==> flow/design.v <==
module rfg_axis_readout_framing #(
    parameter MTU_SIZE      = 16,
    parameter IDLE_BYTE     = 8'hBC,
    parameter START_BYTE    = 8'hEF
) (
    input wire          clk,
    input wire          resn, 
    input  wire [7:0]           s_axis_tdata,
    input  wire                 s_axis_tvalid,
    input  wire                 s_axis_tlast,
    output reg                  s_axis_tready,
    input  wire [7:0]           s_axis_tid,  
    output reg  [7:0]           m_axis_tdata,
    output reg                  m_axis_tvalid,
    input  wire                 m_axis_tready,
    output wire  [7:0]          m_axis_tuser
);
    assign m_axis_tuser = IDLE_BYTE; 
    enum {IDLE,START,DATA} state;
    wire slave_byte_valid   = s_axis_tready && s_axis_tvalid;
    wire master_byte_valid  = m_axis_tvalid && m_axis_tready;
    reg [7:0] buffer;
    reg       end_of_frame;
    always@(posedge clk or negedge resn) begin 
        if (!resn) begin
            s_axis_tready <= 1'b0;
            m_axis_tvalid <= 1'b0;
            state         <= IDLE;
            end_of_frame  <= 1'b0;
        end
        else begin 
            case(state)
                IDLE: begin
                    if (slave_byte_valid) begin 
                        state           <= START;
                        m_axis_tvalid   <= 1'b1;
                        m_axis_tdata    <= s_axis_tid;
                        buffer          <= s_axis_tdata;
                        end_of_frame    <= s_axis_tlast;
                        s_axis_tready   <= 1'b0;
                    end
                    else begin
                        s_axis_tready   <= 1'b1;  
                        end_of_frame    <= 0;
                    end
                end
                START: begin 
                    m_axis_tvalid   <= 1'b1;
                    s_axis_tready   <= 1'b0;
                    if (master_byte_valid) begin 
                        state           <= DATA;
                        m_axis_tdata    <= buffer;
                        s_axis_tready   <= 1'b0;
                    end
                end
                DATA: begin 
                    m_axis_tvalid   <= 1'b1; 
                    if (master_byte_valid) begin 
                        m_axis_tdata    <= s_axis_tdata;
                        s_axis_tready   <= 1'b1;
                        end_of_frame    <= s_axis_tlast;
                        if (end_of_frame) begin 
                            s_axis_tready   <= 1'b0;
                            m_axis_tvalid   <= 1'b0;
                            end_of_frame    <= 1'b0;
                            state           <= IDLE;
                        end
                    end
                    else begin 
                        s_axis_tready   <= 1'b0;
                    end
                end
            endcase
        end
    end
endmodule
* From RTL to reports: rfg_axis_readout_framing
The steps from the RTL of rfg_axis_readout_framing to its reports follow in flow order. Line numbers count from 1 in the design file above. A cell with -- has no value.
Design: design top rfg_axis_readout_framing, clock clk, standard-cell library sky130hd, corner tt_025C_1v80

* After elaboration
Source: Yosys, flattened and elaborated, memories not mapped. Widths are those after wreduce. Registers that Yosys merges into a memory's read port (data or address) are not register bits. Print and check cells do not count. Equal cells are merged and count once.
Storage and ports: bits of input ports 21, output and inout port bits 18, flip-flop bits (word level) 51
Cells by class: eq/ne operators 6, mux-type cells 20, reduce/logical cells 10
Operators with widths (number):
- 32-bit two-way mux | 4
- 32-bit case mux with 3-bit select | 1
- 32-bit by 1-bit == test with 1-bit output (second input constant) | 1
- 32-bit by 2-bit == test with 1-bit output (second input constant) | 1
- 32-bit zero test | 1
- 8-bit case mux with 3-bit select | 1
- 8-bit two-way mux | 3
- 5-bit AND reduction | 2
- 2-bit inequality test (second input constant) | 4
- 1-bit two-way mux | 8
- 1-bit case mux with 3-bit select | 2
- 2-bit AND reduction | 2
- 3-bit AND reduction | 1
- 3-bit nonzero test | 1
- 1-bit logical AND | 2
- 2-bit nonzero test | 1
- 1-bit case mux with 2-bit select | 1

* Depth
Depth = most cells in a row (Yosys ltp): at word level without a register or memory, in the mapped netlist without a sequential cell, where the memories' decode and read muxes count.
Logic depth: depth after elaboration 3, ABC_AREA 0, depth in mapped cells 4, mapped depth without buffers 3

* Netlist
The flow's flattened synthesis, as Yosys stat reports it; memories are mapped. The netlist is that of the ABC_AREA named above (0 if unset); the other value can give another one. The area totals of this step are shown rounded.
Mapped netlist: area of sequential cells 632 µm², standard cells after synthesis 83, flip-flop cells 22, mapped area 1010 µm²
Cell types:
- sky130_fd_sc_hd__edfxtp_1 | number 16, total area 480.461 µm²
- sky130_fd_sc_hd__dfrtp_1 | number 5, total area 125.12 µm²
- sky130_fd_sc_hd__nand2_1 | number 22, total area 82.579 µm²
- sky130_fd_sc_hd__buf_4 | number 9, total area 67.565 µm²
- sky130_fd_sc_hd__a22oi_1 | number 8, total area 60.058 µm²
- sky130_fd_sc_hd__dfstp_2 | number 1, total area 26.275 µm²
- sky130_fd_sc_hd__a32o_1 | number 2, total area 20.019 µm²
- sky130_fd_sc_hd__nor2_8 | number 1, total area 20.019 µm²
- sky130_fd_sc_hd__mux2_4 | number 1, total area 15.014 µm²
- sky130_fd_sc_hd__buf_6 | number 1, total area 11.261 µm²
- sky130_fd_sc_hd__and4b_1 | number 1, total area 10.01 µm²
- sky130_fd_sc_hd__nand3_1 | number 2, total area 10.01 µm²
- sky130_fd_sc_hd__nand3_2 | number 1, total area 10.01 µm²
- sky130_fd_sc_hd__o21ai_0 | number 2, total area 10.01 µm²
- sky130_fd_sc_hd__o21ai_2 | number 1, total area 8.758 µm²
- sky130_fd_sc_hd__conb_1 | number 2, total area 7.507 µm²
- sky130_fd_sc_hd__o211ai_1 | number 1, total area 7.507 µm²
- sky130_fd_sc_hd__nand2b_1 | number 1, total area 6.256 µm²
Other cell types: 6; their cells: 6.

* Path before layout
Path of least setup slack by OpenSTA after synthesis, without wires, with an ideal clock, recovery checks aside; 20% of the period is set as input and as output delay. Where synthesis merged equal registers, the netlist keeps one of their names.
Path after synthesis: path type reg-to-reg, from register state, to register buffer[0], launch time at the first pin 0 ps, arrival 1066 ps, delay of the path 1437 ps, stages on the path 3, required time 2279 ps, clock period 2650 ps, path slack 1213 ps, setup time 371 ps, synthesis period reached 1437 ps
"delay of the path" = arrival - input delay + setup time. "stages on the path": output pins that drive a net of the path, with the launching flip-flop's if there is one; two outputs of one cell count as two. "synthesis period reached" = period - worst setup slack (recovery checks aside). The figure is calculated, with input and output delays left at 20% of the set period. An end named without its bit number is one bit of that signal or, where synthesis recoded a state register, one of its new flip-flops. A register here has more assigning lines than the two given.
On the way, after synthesis: cell sequence sky130_fd_sc_hd__dfstp_2 > sky130_fd_sc_hd__nand3_2 > sky130_fd_sc_hd__nor2_1
Ends and longest elaborated chain, after synthesis:
- start: declaration | RTL line 19 | enum {IDLE,START,DATA} state;
- start: assignment | RTL line 28 | state         <= IDLE;
- start: assignment | RTL line 35 | state           <= START;
- end: assignment | RTL line 38 | buffer          <= s_axis_tdata;
- end: declaration | RTL line 22 | reg [7:0] buffer;
Chain of elaborated cells between the ends: none given.

* Path in the finished layout
Path of least setup slack in the final report of entry A (OpenROAD, finished layout, wires in). Where an end is a register, its clock arrival counts in the times. The report prints the path's times to 10 ps; the period is as set.
Path post-layout: path type input-to-reg, from input m_axis_tready, to register m_axis_tdata[2], required time 2680 ps, setup time 340 ps, launch time at the first pin 550 ps, clock period 2760 ps, stages on the path 4, external input delay 550 ps, arrival 1750 ps, path slack 930 ps
Between the ends stands the longest chain of elaborated cells between them, by number of cells; it is not shown to be the way that was timed. Of several equally long chains one is given. Each line given opens the expression or statement behind the cell; cells for indexed reads and writes are added by Yosys, which also makes memories of some case tables. A register here has more assigning lines than the two given. The path ends at the enable pin of a flip-flop; only ways to that pin are counted.
On the way, post-layout: cell sequence sky130_fd_sc_hd__clkdlybuf4s50_1 > sky130_fd_sc_hd__nand2_1 > sky130_fd_sc_hd__o21ai_0 > sky130_fd_sc_hd__and4b_1, cells in the longest elaborated chain 3, elaborated cells between the ends (all ways) 4, RTL lines with such cells 1, classes of those cells 2 x eq/ne; 2 x reduce/logical
Ends and longest elaborated chain, post-layout:
- start: declaration | RTL line 15 | input  wire                 m_axis_tready,
- 1-bit logical AND | RTL line 21 | wire master_byte_valid  = m_axis_tvalid && m_axis_tready;
- 2-bit inequality test
- 5-bit AND reduction
- end: assignment | RTL line 37 | m_axis_tdata    <= s_axis_tid;
- end: assignment | RTL line 52 | m_axis_tdata    <= buffer;
- end: declaration | RTL line 13 | output reg  [7:0]           m_axis_tdata,

Appendix: measured runs

Settings and measured results of 2 stored flow runs for module rfg_axis_readout_framing (sky130hd), not sorted in any way. The constraints put input and output delay at 20% of the set period each and load the outputs with 0.01 pF.
"achieved period" = clock period - worst setup slack. The figure is calculated, with input and output delays left at 20% of the set period.
"time on the worst setup path": the worst setup path's part of the clock period (all of it between registers, 20% less for each end at a port) less its slack. A launch clock that arrives late makes it longer, a capture clock that arrives late makes it shorter.
"time on the worst setup path" is given in steps of 10 ps.
The measured numbers are rounded.

* Entry A | settings: period_ns 2.76; CORE_UTILIZATION 29; SETUP_SLACK_MARGIN 0.74; PLACE_DENSITY_LB_ADDON 0.01; HOLD_SLACK_MARGIN 0.01; CORE_ASPECT_RATIO 0.64; CELL_PAD_IN_SITES_GLOBAL_PLACEMENT 3; CELL_PAD_IN_SITES_DETAIL_PLACEMENT 0; ABC_AREA 0; MAX_ROUTING_LAYER met4; CAP_MARGIN 20; CORE_MARGIN 2; SLEW_MARGIN 20 | results: synthesis area 1,010 µm²; die size 3,980 µm²; utilization after routing 0.405; worst setup slack after layout 928 ps; setup total negative slack 0 ps; achieved period 1,832 ps; time on the worst setup path 1,280 ps; worst path kind input-to-reg
* Entry B | settings: period_ns 1.21; CORE_UTILIZATION 61; SETUP_SLACK_MARGIN 0.15; PLACE_DENSITY_LB_ADDON 0.16; HOLD_SLACK_MARGIN -0.04; CELL_PAD_IN_SITES_GLOBAL_PLACEMENT 1; CELL_PAD_IN_SITES_DETAIL_PLACEMENT 1; GPL_TIMING_DRIVEN 0; GPL_ROUTABILITY_DRIVEN 1; CAP_MARGIN 30; MIN_ROUTING_LAYER met2; MAX_ROUTING_LAYER met4; CORE_MARGIN 2; SLEW_MARGIN 20 | incomplete, placement halted on FLW-0024
