==> flow/design.v <==
module fifo_ptr_logic #(parameter AWIDTH=8) (
    input wire      clk,
    input wire      resn,
    input   wire    shift_in,
    input   wire    shift_out,
    output  reg     full,
    output  reg     almost_full,
    output  reg     empty,
    output  reg     almost_empty,
    output reg [AWIDTH-1:0] write_pointer,
    output reg [AWIDTH-1:0] read_pointer,
    output wire     reading,
    output wire     writing
);
    wire [AWIDTH-1:0] read_pointer_plus_one = (read_pointer + 1'd1);
    wire [AWIDTH-1:0] read_pointer_plus_two = (read_pointer + 2'd2);
    wire [AWIDTH-1:0] write_pointer_plus_one = (write_pointer + 1'd1);
    wire [AWIDTH-1:0] write_pointer_plus_two = (write_pointer + 2'd2);
    assign reading = shift_out && !empty;
	assign writing = shift_in && !full;
    always @(posedge clk) begin
        if (!resn) begin
			full <= 0;
			almost_full <= 0;
			empty <= 1;
			almost_empty <= 1;
			write_pointer <= {AWIDTH{1'b0}};
			read_pointer <= {AWIDTH{1'b0}}; 
        end
        else begin
            if (reading) begin
				read_pointer <= read_pointer + 1'b1;
			end
			if (writing) begin
				write_pointer <= write_pointer+ 1'b1;
			end
			if (writing && !reading &&    write_pointer_plus_one == read_pointer) begin
				full <= 1'b1;
			end
			else if (reading && full) begin 
				full <= 1'b0;
			end 
			if (writing && !reading &&  write_pointer_plus_two == read_pointer) begin
				almost_full <= 1'b1;
			end
			else if (reading && !writing && !full) begin 
				almost_full <= 1'b0;
			end 
			if (reading && !writing && read_pointer_plus_one ==write_pointer) begin 
				empty <= 1'b1;
			end
			else if (writing && empty) begin 
				empty <= 1'b0;
			end
			if (reading && !writing &&  read_pointer_plus_two == write_pointer) begin
				almost_empty <= 1'b1;
			end
			else if (writing && !reading && !empty) begin 
				almost_empty <= 1'b0;
			end 
        end
    end
endmodule
module mini_fwft_fifo #(parameter AWIDTH = 2,parameter DWIDTH=8) (
    input wire clk, 
    input wire resn,
    output reg full, 
    output reg almost_full,
    output reg empty, 
    output reg almost_empty,
    input wire write,
    input wire read,
    input  wire [DWIDTH-1:0] data_in,
    output reg [DWIDTH-1:0] data_out,
    output reg [AWIDTH:0] rd_data_count
);
    wire reading,writing;
    wire [AWIDTH-1:0] write_pointer, read_pointer;
    fifo_ptr_logic # (
        .AWIDTH(AWIDTH)
    )
    fifo_ptr_logic_inst (
        .clk(clk),
        .resn(resn),
        .shift_in(write),
        .shift_out(read),
        .full(full),
        .almost_full(almost_full),
        .empty(empty),
        .almost_empty(almost_empty),
        .reading(reading),
        .writing(writing),
        .write_pointer(write_pointer),
        .read_pointer(read_pointer)
    );
    reg [DWIDTH-1:0] mem [2**AWIDTH];
    wire write_in_to_out = (writing && empty) || (writing && reading && almost_empty);
    always @(posedge clk) begin
        if (!resn) begin
            rd_data_count <= 'b0;
        end else begin
            if (writing && !write_in_to_out) begin
                mem[write_pointer - 1'b1] <= data_in;
            end
            if (write_in_to_out) begin
                data_out            <= data_in;
            end
            else if (reading && !write_in_to_out) begin
                data_out <= mem[read_pointer];
            end
            if (writing && !reading) begin
                rd_data_count <= rd_data_count + 1;
            end
            else if (!writing && reading) begin
                rd_data_count <= rd_data_count - 1;
            end
        end
    end
endmodule
Reports on mini_fwft_fifo
Tool output for the design above, in the order of the flow.
Line numbers count from 1 in the design file above.
Library cell names are shortened.
The mark - stands for no value.

inputs
  top module = mini_fwft_fifo
  clock input = clk
  library = sky130hd
  timing corner = tt_025C_1v80

After elaboration
Source: Yosys, flattened and elaborated, memories not mapped. Widths are those after wreduce. Print and check cells do not count. Equal cells are merged and count once.
Memory sizes are those after Yosys's memory passes, which may raise the word count (mostly to a power of two), join words into wider ones and drop unused or constant bits.

cells by class
  add/sub/neg operators = 7
  eq/ne operators = 4
  multiplexer cells = 16
  bitwise logic cells = 1
  reduce/logical cells = 29

operators with widths
  kind                                       number
  two-way mux 8 bit                          4
  logical AND 1 bit                          16
  equality test 2 bit                        4
  nonzero test 2 bit                         4
  two-way mux 2 bit                          4
  two-way mux 3 bit                          2
  two-way mux 1 bit                          6
  logical NOT 1 bit                          5
  adder 2 x 1 -> 2 bit with constant B       2
  adder 2 bit with constant B                2
  OR reduction 2 bit                         2
  adder 3 x 1 -> 3 bit with constant B       1
  subtractor 3 x 1 -> 3 bit with constant B  1
  subtractor 2 x 1 -> 2 bit with constant B  1
  AND reduction 2 bit                        1
  logical OR 1 bit                           1
  inverter 1 bit                             1

storage and ports
  bits in registers = 19
  bits in writable memories = 32
  clocked read ports x word width = 8
  memories = 1
  cells after elaboration = 66

memories
  memory  words  width  read ports  write ports  RTL line  source
  mem     4      8      1           1            96        reg [DWIDTH-1:0] mem [2**AWIDTH];

Logic depth
Longest topological path by Yosys (ltp), each cell counted once; first at word level (registers and memories cut), then after technology mapping (sequential cells cut; the memories' decode and read muxes count).

depth
  depth in word-level cells = 9
  ABC_AREA = 0
  depth in mapped cells = 7
  gate-level depth less buffers = 6

Netlist
The flow's flattened synthesis, as Yosys stat reports it; memories are mapped. The netlist is that of the ABC_AREA named above (0 if unset); the other value can give another one.

synthesis totals
  cells in the netlist = 136
  synthesis area = 2199.6 um2
  area of sequential cells = 1461.4 um2
  flip-flop cells = 53
  buffer cells = 4

cell types
  cell      number  total area (um2)
  edfxtp_1  40      1.2E+03
  dfxtp_1   13      260.25
  mux4_2    8       180.173
  mux2_2    8       90.086
  and2_1    8       50.048
  ha_1      4       50.048
  xnor2_1   5       43.792
  o21ai_0   6       30.029
  nand2_1   7       26.275
  nor2b_1   4       25.024
  fa_1      1       20.019
  mux2i_1   2       20.019
  nand2b_1  3       18.768
  nor4b_1   2       17.517
  xor2_1    2       17.517
  a21boi_0  2       15.014
  a21oi_1   3       15.014
  nand2b_4  1       13.763

Not listed: further types 13, cells in them 17.
The figures by module come from a second, unflattened synthesis with its own total; it is not the netlist above.

second synthesis, totals
  cell total of the unflattened synthesis = 127
  area (unflattened synthesis) = 2157.1 um2

Rows give one instance, submodules left out.

modules
  module                      times used  cells  area (um2)  seq. area (um2)
  mini_fwft_fifo              1           84     1756.7      1261.2
  fifo_ptr_logic #(AWIDTH=2)  1           43     400.4       160.2

Worst setup path after synthesis
Path of least setup slack by OpenSTA after synthesis, without wires, with an ideal clock, recovery checks aside; 20% of the period is set as input and as output delay. Where synthesis merged equal registers, the netlist keeps one of their names.

path post-synthesis
  path kind = flip-flop to flip-flop
  start = register fifo_ptr_logic_inst.empty
  end = register rd_data_count[2]
  period = 2.1 ns
  data arrival time = 1.604 ns
  data required time = 1.985 ns
  path slack = 0.381 ns
  path delay = 1.719 ns
  driving pins on the path = 7
  synthesis period reached = 1.719 ns

"path delay" is the arrival time less input delay plus setup time.
"driving pins on the path": output pins that drive a net of the path, with the launching flip-flop's if there is one; two outputs of one cell count as two.
"synthesis period reached" = period - worst setup slack (recovery checks aside). The figure is calculated, with input and output delays left at 20% of the set period.
Between the ends stands the longest chain of elaborated cells between them, by number of cells; it is not shown to be the way that was timed. Of several equally long chains one is given.
A line is the first line of the expression or statement that the cell stems from. Yosys adds cells for indexed reads and writes and turns some case tables into memories.
A register here has more assigning lines than the two given.

between the ends, post-synthesis
  cell sequence = dfxtp_1 > nand2b_1 > nand2_1 > fa_1 > and3_1 > nor3_1 > and3b_1
  cells in the longest elaborated chain = 5
  elaborated cells on any way between the ends = 8
  those cells by class = mux (2); reduce/logical (6)

RTL lines, path post-synthesis
  item               RTL line  source
  from (decl)        8         output  reg     empty,
  from (assign)      25        empty <= 1;
  from (assign)      50        empty <= 1'b1;
  logical NOT 1 bit  19        assign reading = shift_out && !empty;
  logical AND 1 bit  19
  logical AND 1 bit  114       else if (!writing && reading) begin
  two-way mux 3 bit  114
  two-way mux 3 bit  111       if (writing && !reading) begin
  to (assign)        112       rd_data_count <= rd_data_count + 1;
  to (assign)        115       rd_data_count <= rd_data_count - 1;
  to (decl)          75        output reg [AWIDTH:0] rd_data_count

Path in the finished layout
From the final timing report of flow run A: the path of least setup slack in the routed layout; clock arrival at registers is part of the times.

path after layout
  path kind = input port to flip-flop
  start = input port read
  end = register rd_data_count[2]
  period = 2.27 ns
  data arrival time = 2.17 ns
  data required time = 2.48 ns
  path slack = 0.31 ns
  driving pins on the path = 7

Between the ends stands the longest chain of elaborated cells between them, by number of cells; it is not shown to be the way that was timed. Of several equally long chains one is given.
A register here has more assigning lines than the two given.

between the ends, after layout
  cell sequence = clkdlybuf4s50_1 > nand2b_2 > nand2_1 > fa_1 > and3_1 > nor3_1 > and3b_1
  cells in the longest elaborated chain = 4
  elaborated cells on any way between the ends = 7
  those cells by class = mux (2); reduce/logical (5)

RTL lines, path after layout
  item               RTL line  source
  from (decl)        72        input wire read,
  logical AND 1 bit  19        assign reading = shift_out && !empty;
  logical AND 1 bit  114       else if (!writing && reading) begin
  two-way mux 3 bit  114
  two-way mux 3 bit  111       if (writing && !reading) begin
  to (assign)        112       rd_data_count <= rd_data_count + 1;
  to (assign)        115       rd_data_count <= rd_data_count - 1;
  to (decl)          75        output reg [AWIDTH:0] rd_data_count

Data sheet: physical implementation of mini_fwft_fifo

Measured data: module mini_fwft_fifo, platform sky130hd, 2 stored runs of the flow under differing settings, order arbitrary. Input and output delays are each 20% of the period that was set; the output load is 0.01 pF.
"achieved clock period (ns)": clock period set for the run, less the worst setup slack. It is reckoned from that one timing run; input and output delays stay at 20% of the period that was set.
"worst setup path time (ns)": the worst setup path's part of the clock period (all of it between registers, 20% less for each end at a port) less its slack. A launch clock that arrives late makes it longer, a capture clock that arrives late makes it shorter.
"finish__power__total" is the tool's figure for a default switching activity; nothing was simulated.

settings of flow run A
{
  "period_ns": 2.27,
  "CORE_UTILIZATION": 51,
  "SETUP_SLACK_MARGIN": 0.23,
  "PLACE_DENSITY": 0.59,
  "HOLD_SLACK_MARGIN": 0.04,
  "CORE_ASPECT_RATIO": 0.69,
  "GPL_TIMING_DRIVEN": 0,
  "CAP_MARGIN": 35,
  "MIN_ROUTING_LAYER": "met1",
  "MAX_ROUTING_LAYER": "met4",
  "CORE_MARGIN": 2,
  "SLEW_MARGIN": 20
}
report of flow run A
yosys chip area after synthesis (um^2): 2199.6
finish__design__die__area: 4863.2
finish__design__instance__utilization: 0.6497
finish__timing__setup__ws: 0.308
finish__timing__setup__tns: 0.000
finish__timing__hold__ws: 0.504
finish__power__total: 1.932e-03
achieved clock period (ns): 1.962
worst setup path time (ns): 1.51
worst setup path kind: input port to flip-flop

settings of flow run B
{
  "period_ns": 3.05,
  "CORE_UTILIZATION": 16,
  "SETUP_SLACK_MARGIN": -0.11,
  "PLACE_DENSITY": 0.75,
  "HOLD_SLACK_MARGIN": 0.22,
  "CORE_ASPECT_RATIO": 1.38,
  "CELL_PAD_IN_SITES_GLOBAL_PLACEMENT": 3,
  "GPL_TIMING_DRIVEN": 1,
  "GPL_ROUTABILITY_DRIVEN": 1,
  "SLEW_MARGIN": 5,
  "MIN_ROUTING_LAYER": "met1",
  "CAP_MARGIN": 20,
  "CORE_MARGIN": 2
}
report of flow run B
yosys chip area after synthesis (um^2): 2199.6
finish__design__die__area: 14713.5
finish__design__instance__utilization: 0.2100
finish__timing__setup__ws: 0.712
finish__timing__setup__tns: 0.000
finish__timing__hold__ws: 0.491
finish__power__total: 1.600e-03
achieved clock period (ns): 2.338
worst setup path time (ns): 1.73
worst setup path kind: input port to flip-flop
